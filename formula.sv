==> flow/design.v <==
module formula # (
	parameter LEN = 8
) (
	input                         clk,
	input                         rst,
	input  signed [    LEN - 1:0] a,
	input  signed [    LEN - 1:0] b,
	input  signed [    LEN - 1:0] c,
	input  signed [    LEN - 1:0] d,
	input                         input_vld,
	output signed [3 * LEN - 1:0] res,
	output                        res_overflow,
	output                        output_vld
);
	localparam logic [2 * LEN - 1:0] CONST1 = 1;
	localparam logic [3 * LEN - 1:0] CONST2 = 2;
	localparam logic [    LEN - 1:0] CONST3 = 3;
	localparam logic [    LEN - 1:0] CONST4 = 4;
	logic signed [    LEN    :0] sub_st1;             
	logic signed [2 * LEN - 1:0] mul1_st1, mul2_st1;  
	logic signed [2 * LEN    :0] sum_st2;             
	logic signed [3 * LEN - 1:0] mul2_st3;            
   logic signed [3 * LEN    :0] sub_st4;             
	logic signed [3 * LEN - 1:0] div_st5;             
	logic signed [    LEN - 1:0] sub_st1_reg;
	logic signed [2 * LEN - 1:0] mul1_st1_reg, mul2_st1_reg;
	logic signed [    LEN - 1:0] sub_st2_reg;
	logic signed [2 * LEN - 1:0] mul_st2_reg, sum_st2_reg;  
	logic signed [2 * LEN - 1:0] mul1_st3_reg;
	logic signed [3 * LEN - 1:0] mul2_st3_reg;               
	logic signed [3 * LEN - 1:0] sub_st4_reg;                              
	logic signed [3 * LEN - 1:0] div_st5_reg;   
	logic                    vld_st1, vld_st2, vld_st3, vld_st4, vld_st5;
	logic                    overflow_st1, overflow_st2, overflow_st3, overflow_st4, overflow_st5;	
	always_ff @ (posedge clk or posedge rst)
		if (rst) begin
			vld_st1 <= '0;
			vld_st2 <= '0;
			vld_st3 <= '0;
			vld_st4 <= '0;
			vld_st5 <= '0;
		end
		else begin
			vld_st1 <= input_vld;
			vld_st2 <= vld_st1;
			vld_st3 <= vld_st2;
			vld_st4 <= vld_st3;
			vld_st5 <= vld_st4;
		end
	assign sub_st1  = $signed(a) - $signed(b);
	assign mul1_st1 = $signed(CONST3) * $signed(c);
	assign mul2_st1 = $signed(CONST4) * $signed(d);
	always_ff @ (posedge clk or posedge rst)
		if (rst) begin
			sub_st1_reg  <= '0;
			mul1_st1_reg <= '0;
			mul2_st1_reg <= '0;
		end
		else if (input_vld) begin
			sub_st1_reg  <= sub_st1[LEN - 1:0];
			mul1_st1_reg <= mul1_st1;
			mul2_st1_reg <= mul2_st1;
		end
	always_ff @ (posedge clk or posedge rst)
		if (rst)
			overflow_st1 <= '0;
		else if (input_vld)
			overflow_st1 <= (sub_st1[LEN] ^ sub_st1[LEN - 1]    )  ||
								 (c[LEN - 1]   ^ mul1_st1[2 * LEN - 1]) ||
								 (d[LEN - 1]   ^ mul2_st1[2 * LEN - 1]);
	assign sum_st2 = CONST1 + $signed(mul1_st1_reg);
	always_ff @ (posedge clk or posedge rst)
		if (rst) begin
			sub_st2_reg <= '0;
			mul_st2_reg <= '0;
			sum_st2_reg <= '0;
		end
		else if (vld_st1 && ~overflow_st1) begin
			sub_st2_reg <= sub_st1_reg;
			mul_st2_reg <= mul2_st1_reg;
			sum_st2_reg <= sum_st2[2 * LEN - 1:0];
		end
	always_ff @ (posedge clk or posedge rst)
		if (rst)
			overflow_st2 <= '0;
		else if (vld_st1)
			overflow_st2 <= overflow_st1 || 
								 (sum_st2[2 * LEN] ^ sum_st2[2 * LEN - 1]);
	assign mul2_st3 = $signed(sub_st2_reg) * $signed(sum_st2_reg);
	always_ff @ (posedge clk or posedge rst)
		if (rst) begin
			mul1_st3_reg <= '0;
			mul2_st3_reg <= '0;
		end
		else if (vld_st2 && ~overflow_st2) begin
			mul1_st3_reg <= mul_st2_reg;
			mul2_st3_reg <= mul2_st3;
		end
	always_ff @ (posedge clk or posedge rst)
		if (rst)
			overflow_st3 <= '0;
		else if (vld_st2)
			overflow_st3 <= overflow_st2 || 
								 ((sub_st2_reg[LEN - 1] == sum_st2_reg[2 * LEN - 1]) && (mul2_st3[3 * LEN - 1] ^ sub_st2_reg[LEN - 1]));
	assign sub_st4 = $signed(mul2_st3_reg) - $signed(mul1_st3_reg);
	always_ff @ (posedge clk or posedge rst)
		if (rst) begin
			sub_st4_reg <= '0;
		end
		else if (vld_st3 && ~overflow_st3) begin
			sub_st4_reg <= sub_st4[3 * LEN - 1:0];
		end
	always_ff @ (posedge clk or posedge rst)
		if (rst)
			overflow_st4 <= '0;
		else if (vld_st3)
			overflow_st4 <= overflow_st3 ||
								 (sub_st4[3 * LEN] ^ sub_st4[3 * LEN - 1]);
	assign div_st5 = $signed(sub_st4_reg) / $signed(CONST2);
	always_ff @ (posedge clk or posedge rst)
		if (rst) begin
			div_st5_reg <= '0;
		end
		else if (vld_st4 && ~overflow_st4) begin
			div_st5_reg <= div_st5;
		end
	always_ff @ (posedge clk or posedge rst)
		if (rst)
			overflow_st5 <= '0;
		else if (vld_st4)
			overflow_st5 <= overflow_st4;
	assign output_vld   = vld_st5;
	assign res          = div_st5_reg;
	assign res_overflow = overflow_st5;
endmodule
## Step by step through the tools: formula

The steps from the RTL of formula to its reports follow in flow order.
Line numbers count from 1 in the design file above.
Operators: Yosys type, input widths -> output width; for muxes data width and select width s.
Library cell names are shortened.
A cell with n/a has no value.

| set-up | value |
|---|---|
| top module | formula |
| clock input | clk |
| library | sky130hd |
| corner | tt_025C_1v80 |

## Word-level counts

Source: Yosys, flattened and elaborated, memories not mapped. Widths are those after wreduce; folded enables and synchronous resets count as part of the registers. Registers that Yosys merges into a memory's read port (data or address) are not register bits. Print and check cells do not count. Equal cells are merged and count once.

| storage and ports | value |
|---|---|
| word-level cells | 46 |
| register bits after elaboration | 154 |
| bits of input ports | 35 |

| cells by class | value |
|---|---|
| bitwise logic cells | 10 |
| $mul | 2 |
| equal/unequal tests | 1 |
| reductions and logical operators | 9 |
| add/sub/neg operators | 4 |

Operators by type and width:

| kind | number |
|---|---|
| $mul 8x16->24 | 1 |
| $mul 3x8->11 const A | 1 |
| $sub 24x10->25 | 1 |
| $add 24x1->24 | 1 |
| $add 1x16->17 const A | 1 |
| $sub 8x8->9 | 1 |
| $xor 1x1->1 | 5 |
| $logic_and 1x1->1 | 5 |
| $logic_or 1x1->1 | 4 |
| $not 1->1 | 4 |
| $eq 1x1->1 | 1 |
| $and 1x1->1 | 1 |

## Depth

Yosys ltp: most cells in a row. Word level: on the elaborated netlist, between registers, memories and ports. Mapped: between sequential cells and ports; inverters and the memories' decode and read muxes count.

| depth | value |
|---|---|
| word-level depth | 4 |
| ABC_AREA | 0 |
| depth in mapped cells | 21 |

## Mapped cells and area

Source: synth_stat.txt of the flow (Yosys; design flattened, memories mapped). It holds for the ABC_AREA given above (unset counts as 0); a run with the other value may have another netlist.

| mapped netlist | value |
|---|---|
| chip area (Yosys) | 0.0123018 mm^2 |
| standard cells after synthesis | 1,338 |
| mapped flip-flops | 149 |

Cells by type:

| cell | number | total area (um^2) |
|---|---|---|
| dfrtp_1 | 149 | 3.73E+03 |
| fa_1 | 106 | 2.12E+03 |
| ha_1 | 92 | 1.15E+03 |
| nand2_1 | 206 | 773.242 |
| inv_1 | 184 | 690.662 |
| and2_1 | 91 | 569.296 |
| o21ai_0 | 104 | 520.499 |
| xnor2_1 | 36 | 315.302 |
| xor2_1 | 28 | 245.235 |
| mux2_2 | 18 | 202.694 |
| nor2_1 | 51 | 191.434 |
| a21o_1 | 18 | 135.13 |
| a21oi_1 | 24 | 120.115 |
| clkbuf_1 | 32 | 120.115 |
| nand3_1 | 23 | 115.11 |
| o21a_1 | 14 | 105.101 |
| o31ai_1 | 12 | 90.086 |
| nand2b_1 | 13 | 81.328 |

Other cell types: 50; their cells: 137.

## Timing after synthesis

OpenSTA on the mapped netlist: ideal clock, no wires. The path of least setup slack (recovery checks aside). Input and output delay are each 20% of the period. Register names are those of the netlist, which keeps one name where synthesis merged equal registers.

| timing path post-synthesis | value |
|---|---|
| kind | register -> register |
| from | reg sub_st2_reg[7] |
| to | reg overflow_st3 |
| period | 5.9 ns |
| arrival | 4.846 ns |
| launch time at the first pin | 0.000 ns |
| required time | 5.775 ns |
| path delay | 4.971 ns |
| stages | 19 |
| library setup time | 0.125 ns |
| path buffers | 1 |
| path slack | 0.929 ns |
| synthesis period reached | 4.971 ns |

"path delay" is the arrival time less input delay plus setup time.
"stages": output pins that drive a net of the path, with the launching flip-flop's if there is one; two outputs of one cell count as two.
"synthesis period reached" = period - worst setup slack (recovery checks aside). The figure is calculated, with input and output delays left at 20% of the set period.
The rows between start and end are the longest chain of elaborated cells between them; the timing report does not say that the signal goes this way. Where chains are equally long, one stands for them.
Each line given opens the expression or statement behind the cell; cells for indexed reads and writes are added by Yosys, which also makes memories of some case tables.

| between the ends, post-synthesis | value |
|---|---|
| path through | dfrtp_1 -> inv_1 -> buf_1 -> nor2_1 -> fa_1 -> inv_1 -> fa_1 -> fa_1 -> fa_1 -> inv_1 -> ha_1 -> a21o_1 -> a21o_1 -> a311o_1 -> o22ai_2 -> o21ai_1 -> a311oi_2 -> and3_1 -> nor3_2 |
| length of the longest elaborated chain | 4 |
| elaborated cells between the ends (all ways) | 5 |
| source lines of those cells | 3 |
| classes of those cells | mul (1); eq/ne (1); logic (1); reduce/logical (2) |

Ends and longest elaborated chain, post-synthesis:

| what | RTL line | text |
|---|---|---|
| from (decl) | 27 | `logic signed [ LEN - 1:0] sub_st2_reg;` |
| from (assign) | 74 | `sub_st2_reg <= '0;` |
| from (assign) | 79 | `sub_st2_reg <= sub_st1_reg;` |
| $mul 8x16->24 | 89 | `assign mul2_st3 = $signed(sub_st2_reg) * $signed(sum_st2_reg);` |
| $xor 1x1->1 | 104 | `((sub_st2_reg[LEN - 1] == sum_st2_reg[2 * LEN - 1]) && (mul2_st3[3 * LEN - 1] ^ sub_st2_reg[LEN - 1]));` |
| $logic_and 1x1->1 | 104 |  |
| $logic_or 1x1->1 | 103 | `overflow_st3 <= overflow_st2 \|\|` |
| to (assign) | 101 | `overflow_st3 <= '0;` |
| to (assign) | 103 |  |
| to (decl) | 34 | `logic overflow_st1, overflow_st2, overflow_st3, overflow_st4, overflow_st5;` |

## Worst path after layout

Path of least setup slack in the final report of run B (OpenROAD, finished layout, wires in). Where an end is a register, its clock arrival counts in the times.

| timing path post-layout | value |
|---|---|
| kind | register -> register |
| from | reg sum_st2_reg[11] |
| to | reg overflow_st3 |
| library setup time | 0.12 ns |
| path buffers | 0 |
| period | 5.08 ns |
| arrival | 5.28 ns |
| stages | 17 |
| required time | 5.40 ns |
| path slack | 0.12 ns |
| launch time at the first pin | 0.43 ns |

The rows between start and end are the longest chain of elaborated cells between them; the timing report does not say that the signal goes this way. Where chains are equally long, one stands for them.

| between the ends, post-layout | value |
|---|---|
| path through | dfrtp_1 -> and2_1 -> fa_2 -> fa_1 -> inv_1 -> fa_1 -> fa_1 -> inv_2 -> ha_4 -> a21o_1 -> a21o_1 -> a311o_1 -> o22ai_4 -> o21ai_2 -> a311oi_2 -> and3_1 -> nor3_2 |
| length of the longest elaborated chain | 4 |
| elaborated cells between the ends (all ways) | 4 |
| source lines of those cells | 3 |
| classes of those cells | mul (1); logic (1); reduce/logical (2) |

Ends and longest elaborated chain, post-layout:

| what | RTL line | text |
|---|---|---|
| from (decl) | 28 | `logic signed [2 * LEN - 1:0] mul_st2_reg, sum_st2_reg;` |
| from (assign) | 76 | `sum_st2_reg <= '0;` |
| from (assign) | 81 | `sum_st2_reg <= sum_st2[2 * LEN - 1:0];` |
| $mul 8x16->24 | 89 | `assign mul2_st3 = $signed(sub_st2_reg) * $signed(sum_st2_reg);` |
| $xor 1x1->1 | 104 | `((sub_st2_reg[LEN - 1] == sum_st2_reg[2 * LEN - 1]) && (mul2_st3[3 * LEN - 1] ^ sub_st2_reg[LEN - 1]));` |
| $logic_and 1x1->1 | 104 |  |
| $logic_or 1x1->1 | 103 | `overflow_st3 <= overflow_st2 \|\|` |
| to (assign) | 101 | `overflow_st3 <= '0;` |
| to (assign) | 103 |  |
| to (decl) | 34 | `logic overflow_st1, overflow_st2, overflow_st3, overflow_st4, overflow_st5;` |

--- measured runs ---
Settings and measured results of 2 stored flow runs for module formula (sky130hd), not sorted in any way. The constraints put input and output delay at 20% of the set period each and load the outputs with 0.01 pF.
"period achieved": clock period set for the run, less the worst setup slack. It is reckoned from that one timing run; input and output delays stay at 20% of the period that was set.
"critical path time" is the time allowed to the run's worst setup path (the clock period less input and output delay, where it has them) less its slack. Clock arrival times count: a late capture clock shortens it, a late launch clock lengthens it.
Among the settings, -- means not set for that run.
Results: -- = not shown.

| setting or result | run A | run B |
|---|---|---|
| period_ns | 4.27 | 5.08 |
| CORE_UTILIZATION | 68 | 70 |
| PLACE_DENSITY_LB_ADDON | 0.03 | -- |
| HOLD_SLACK_MARGIN | 0.16 | -- |
| CORE_ASPECT_RATIO | 1.13 | 1.19 |
| CELL_PAD_IN_SITES_GLOBAL_PLACEMENT | 3 | -- |
| ABC_AREA | 1 | -- |
| CTS_CLUSTER_SIZE | 14 | -- |
| CTS_CLUSTER_DIAMETER | 53 | 311 |
| SLEW_MARGIN | 5 | 40 |
| MIN_ROUTING_LAYER | met1 | met1 |
| MAX_ROUTING_LAYER | met4 | -- |
| CAP_MARGIN | 20 | 5 |
| CORE_MARGIN | 2 | 2 |
| SETUP_SLACK_MARGIN | -- | 1.05 |
| PLACE_DENSITY | -- | 0.46 |
| utilization after layout (%) | -- | 87.0 |
| standard-cell area after layout (mm^2) | -- | 0.0148943 |
| setup slack of the worst path (ns) | -- | 0.122 |
| period achieved (ns) | -- | 4.958 |
| die area (mm^2) | -- | 0.0186543 |
| critical path time (ns) | -- | 4.96 |
| class of the worst setup path | -- | register -> register |
| final setup TNS (ns) | -- | 0.000 |
| post-synthesis cell area (mm^2) | -- | 0.0123018 |
| worst hold slack (ns) | -- | 0.416 |

Run A: no final report: placement broke off with FLW-0024
--- end ---
